==> flow/design.v <==
`default_nettype none
module top(
 input EXTCLK, BUT1, BUT2,
 output reg LED1, LED2,
 input P65,
 output P66
);
uart uart(
  .SYSCLK(EXTCLK),
  .RESET(1'b0),
  .txData(txData),  
  .txStb(txStb),         
  .tx(P66),           
  .txRdy(txRdy),        
  .rx(P65),
  .rxData(rxData),
  .rxAck(rxAck),
  .rxRdy(rxRdy)
);
reg [7:0] txData=8'h55;
reg txStb=0;
wire txRdy;
wire [7:0] rxData;
reg rxAck=0;
wire rxRdy;
reg [24:0] dly=0;
always @(posedge EXTCLK) begin
  LED1 <= rxRdy;
  LED2 <=dly[24];
  dly<=dly+1;
  if (rxRdy) begin
    txData<=rxData+1;
    txStb<=1;
    rxAck<=1;
  end
  if (txStb==1) begin
    txStb<=0;
    rxAck<=0;
  end
end
endmodule
`default_nettype none
module uart (
  input SYSCLK,
  input RESET,
  input [7:0] txData,  
  input txStb,         
  output tx,           
  output txRdy,        
  input rx,
  output [7:0] rxData,
  input rxAck,
  output rxRdy
);
parameter XTAL              = 100_000_000;
parameter BAUD           = 9600;        
parameter BAUDDIVIDER8X     = XTAL/(BAUD*8);
parameter BAUDDIVIDER_WIDTH = $clog2(BAUDDIVIDER8X);
reg [BAUDDIVIDER_WIDTH-1:0] baud8x=0; 
reg baudTick8x=0;
reg [2:0] baudCnt=0;   
reg baudTick=0;        
always @(posedge SYSCLK) begin
  if (RESET) begin
  end
end
always @(posedge SYSCLK) begin
  baud8x <= baud8x + 1;
  if ({32'b0,baud8x}==BAUDDIVIDER8X-1) begin 
    baud8x <= 0;
    baudTick8x <= 1;
  end 
  if (baudTick8x) begin 
    baudTick8x <= 0;
    baudCnt<=baudCnt+1;
    if (baudCnt==0) baudTick<=1;
  end
  if (baudTick) baudTick <= 0;
end
reg [3:0] rxCnt=0;
reg [8:0] rxBuf=0;
reg [3:0] nextMiddle=0;
reg rxReady=0;
reg ping=0;
always @(posedge SYSCLK) begin
  if (rxAck) rxReady<=0;
  if (baudTick8x) begin
    if (rxCnt==0) begin
      if (~rx) begin
        nextMiddle <= 10;
        rxCnt <= rxCnt + 1;
        rxBuf <= 0;
        ping<=1;
        rxReady <= 0;
      end
    end else if (nextMiddle!=0) begin
      nextMiddle <= nextMiddle-1;
    end else begin
      ping<=1;
      rxBuf <= rxBuf >> 1;
      rxBuf[8] <= rx;
      rxCnt <= rxCnt+1;
      nextMiddle <= 7;
      if (rxCnt>8) begin
        rxCnt <= 0;
        rxReady <= 1;
      end
    end
  end
  if (ping) ping<=0;
end
assign rxData = rxBuf[7:0];
assign rxRdy = rxReady;
reg [9:0] txBuf=0;     
reg [3:0] txCnt=0;     
reg txTriggered=0;     
always @(posedge SYSCLK) begin
  if (txStb) begin
    txBuf <= {1'b0, ~txData, 1'b1};
    txTriggered <= 1;
  end else if (txTriggered & baudTick) begin
    txTriggered <= 0;
    txCnt <= 9;
  end else if (txCnt>0 & baudTick) begin
    txBuf <= txBuf >> 1;
    txCnt <= txCnt - 1;
  end
end
assign tx=~txBuf[0] | txTriggered;
assign txRdy=(txCnt==0) & ~txTriggered;
endmodule
# == Reports on top ==
# Tool output for the design above, in the order of the flow.
# Lines are those of the file above, counted from 1.
# A cell with - has no value.
# inputs
top,top
clock,EXTCLK
lib,sky130hd
pvt_corner,tt_025C_1v80

# == After elaboration ==
# Counts by Yosys on the flattened word-level netlist (proc, flatten, opt, wreduce; memories kept). Register bits leave out memories and registers merged into their read ports (data or address). Print and check cells are left out. Cells with the same type and inputs are merged into one.
# bits
regBits,85
input_bits,4
elab_cells,77
# op_classes
add_sub_neg,7
cmp,2
n_eq,4
mux,26
bitwise,8
reduce_and_logical,11
# op_table
cell,count
4-bit 2-to-1 mux,8
9-bit 2-to-1 mux,3
25-bit by 1-bit adder with 25-bit output with constant B,1
8-bit 2-to-1 mux,3
1-bit 2-to-1 mux,12
11-bit by 1-bit adder with 11-bit output with constant B,1
11-bit equality test with constant B,1
2-bit AND reduction,4
4-bit by 1-bit subtractor with 4-bit output with constant B,2
8-bit by 1-bit adder with 8-bit output with constant B,1
8-bit NOT,1
1-bit NOT,4
2-bit inequality test with constant B,2
2-bit nonzero test,2
4-bit by 1-bit adder with 4-bit output with constant B,1
4-bit by 1-bit > comparator with 1-bit output with constant B,1
4-bit > comparator with constant B,1
4-bit logical NOT,1
4-bit nonzero test,1
3-bit by 1-bit adder with 3-bit output with constant B,1
3-bit logical NOT,1
3-bit AND reduction,1
1-bit bitwise AND,2
2-bit by 1-bit inequality test with 1-bit output with constant B,1
2-bit OR reduction,1
1-bit OR,1

# == Longest topological paths ==
# Longest topological path by Yosys (ltp), each cell counted once; first at word level (registers and memories cut), then after technology mapping (sequential cells cut; the memories' decode and read muxes count).
# logic_depth
ltp_word,5
ABC_AREA,0
depth_mapped,7
depth_no_buf,6

# == Netlist ==
# Yosys stat after the flow's synthesis: flattened, memories mapped to cells. It holds for the ABC_AREA given above (unset counts as 0); a run with the other value may have another netlist.
# synth_totals
cell_count,294
yosys_area_um2,3450.8
ff_cells,85
# by_type
cell_type,count
sky130_fd_sc_hd__edfxtp_1,40
sky130_fd_sc_hd__dfxtp_1,45
sky130_fd_sc_hd__xnor2_1,28
sky130_fd_sc_hd__ha_1,10
sky130_fd_sc_hd__xor2_1,14
sky130_fd_sc_hd__nand2_1,27
sky130_fd_sc_hd__nor2_1,24
sky130_fd_sc_hd__nand3_1,17
sky130_fd_sc_hd__nor2b_1,13
sky130_fd_sc_hd__mux2i_1,8
sky130_fd_sc_hd__inv_1,17
sky130_fd_sc_hd__and3_1,7
sky130_fd_sc_hd__nand4_1,7
sky130_fd_sc_hd__nor3_1,5
sky130_fd_sc_hd__nor4_4,1
sky130_fd_sc_hd__nand3_2,2
sky130_fd_sc_hd__a211o_1,2
sky130_fd_sc_hd__a21oi_1,3
# Not listed: further types 19, cells in them 24.
# The figures by module come from a second, unflattened synthesis with its own total; it is not the netlist above.
# hier_totals
hier_cells,312
area_unflattened_um2,3590.9
# Each row is one instance without its submodules.
# modules
module,n_inst,cells,area_um2
uart,1,185,2150.8
top,1,127,1440.1

# == Path before layout ==
# OpenSTA on the mapped netlist: ideal clock, no wires. The path of least setup slack (recovery checks aside). Input and output delay are each 20% of the period. Register names are those of the netlist, which keeps one name where synthesis merged equal registers.
# synth_path
path_type,register -> register
startpoint,register uart.rxCnt[0]
endpoint,register uart.rxBuf[0]
clock_period_ps,2320
setup_time_ps,384
t_first_pin_ps,0
arrival_ps,1790
t_required_ps,1936
setup_slack_ps,146
delay_ps,2174
driving_pins,7
synth_period_reached_ps,2174
# "delay_ps" = arrival - input delay + setup time.
# "driving_pins": output pins that drive a net of the path, with the launching flip-flop's if there is one; two outputs of one cell count as two.
# "synth_period_reached_ps" = period - worst setup slack (recovery checks aside). The figure is calculated, with input and output delays left at 20% of the set period.
# Between the ends stands the longest chain of elaborated cells between them, by number of cells; it is not shown to be the way that was timed. Of several equally long chains one is given.
# A line is the first line of the expression or statement that the cell stems from. Yosys adds cells for indexed reads and writes and turns some case tables into memories.
# At most two assigning lines are given for a register; there are more.
# The path ends at the enable pin of a flip-flop; only ways to that pin are counted.
# synth_via
path_cell_list,sky130_fd_sc_hd__edfxtp_1 > sky130_fd_sc_hd__inv_1 > sky130_fd_sc_hd__ha_1 > sky130_fd_sc_hd__nand2b_1 > sky130_fd_sc_hd__nor2_1 > sky130_fd_sc_hd__a21oi_1 > sky130_fd_sc_hd__nor2b_1
elab_chain_cells,3
# synth_lines
element,line,source
start: declaration,80,reg [3:0] rxCnt=0;
start: assignment,91,rxCnt <= rxCnt + 1;
start: assignment,102,rxCnt <= rxCnt+1;
4-bit logical NOT,88,if (rxCnt==0) begin
2-bit by 1-bit inequality test with 1-bit output,-,
3-bit AND reduction,-,
end: assignment,92,rxBuf <= 0;
end: assignment,100,rxBuf <= rxBuf >> 1;
end: declaration,81,reg [8:0] rxBuf=0;

# == Worst path after layout ==
# From the final timing report of flow run A: the path of least setup slack in the routed layout; clock arrival at registers is part of the times.
# The report prints the path's times to 10 ps; the period is as set.
# layout_path
path_type,register -> register
startpoint,register uart.rxCnt[0]
endpoint,register uart.rxBuf[2]
clock_period_ps,3750
setup_time_ps,360
t_first_pin_ps,330
arrival_ps,2290
t_required_ps,3720
setup_slack_ps,1430
driving_pins,7
# Between the ends stands the longest chain of elaborated cells between them, by number of cells; it is not shown to be the way that was timed. Of several equally long chains one is given.
# At most two assigning lines are given for a register; there are more.
# The path ends at the enable pin of a flip-flop; only ways to that pin are counted.
# layout_via
path_cell_list,sky130_fd_sc_hd__edfxtp_1 > sky130_fd_sc_hd__inv_1 > sky130_fd_sc_hd__ha_1 > sky130_fd_sc_hd__nand2b_1 > sky130_fd_sc_hd__nor2_1 > sky130_fd_sc_hd__a21oi_1 > sky130_fd_sc_hd__nor2b_2
elab_chain_cells,3
# layout_lines
element,line,source
start: declaration,80,reg [3:0] rxCnt=0;
start: assignment,91,rxCnt <= rxCnt + 1;
start: assignment,102,rxCnt <= rxCnt+1;
4-bit logical NOT,88,if (rxCnt==0) begin
2-bit by 1-bit inequality test with 1-bit output,-,
3-bit AND reduction,-,
end: assignment,92,rxBuf <= 0;
end: assignment,100,rxBuf <= rxBuf >> 1;
end: declaration,81,reg [8:0] rxBuf=0;

# 2 stored runs of top in the flow (synthesis by Yosys, layout by OpenROAD, sky130hd cells), in arbitrary order. Constraints: input delay and output delay 20% of the set period each, output load 0.01 pF.
# "period_less_ws_ps" means the clock period less the worst setup slack. The figure is calculated, with input and output delays left at 20% of the set period.
# By "worst_path_allowed_less_slack_ps" is meant the share of the clock period that the worst setup path is allowed (20% is reserved at inputs, 20% at outputs), minus its slack. Clock arrival times at its registers enter into it.
# "power_uw" is the tool's figure for a default switching activity; nothing was simulated.
# "worst_path_allowed_less_slack_ps" is known to 10 ps.
# Among the settings, n/a means not set for that run.
run name,period_ns,CORE_UTILIZATION,PLACE_DENSITY_LB_ADDON,CORE_ASPECT_RATIO,CELL_PAD_IN_SITES_GLOBAL_PLACEMENT,CELL_PAD_IN_SITES_DETAIL_PLACEMENT,GPL_TIMING_DRIVEN,CAP_MARGIN,CORE_MARGIN,SLEW_MARGIN,SETUP_SLACK_MARGIN,yosys_chip_area_um2,die_footprint_um2,finalCellArea_um2,final_setup_ws_ps,tns_setup_ps,ws_hold_ps,power_uw,period_less_ws_ps,worst_path_allowed_less_slack_ps,worst_path_kind
flow run A,3.75,41,0.06,1.93,1,2,1,20,2,20,n/a,3450.8,9206.1,3901.2,1425,0,371,2144,2325,2320,register -> register
flow run B,2.16,40,n/a,n/a,n/a,n/a,n/a,20,2,20,0.6,3450.8,9385.7,4100.2,426,0,372,3513,1734,1730,register -> register
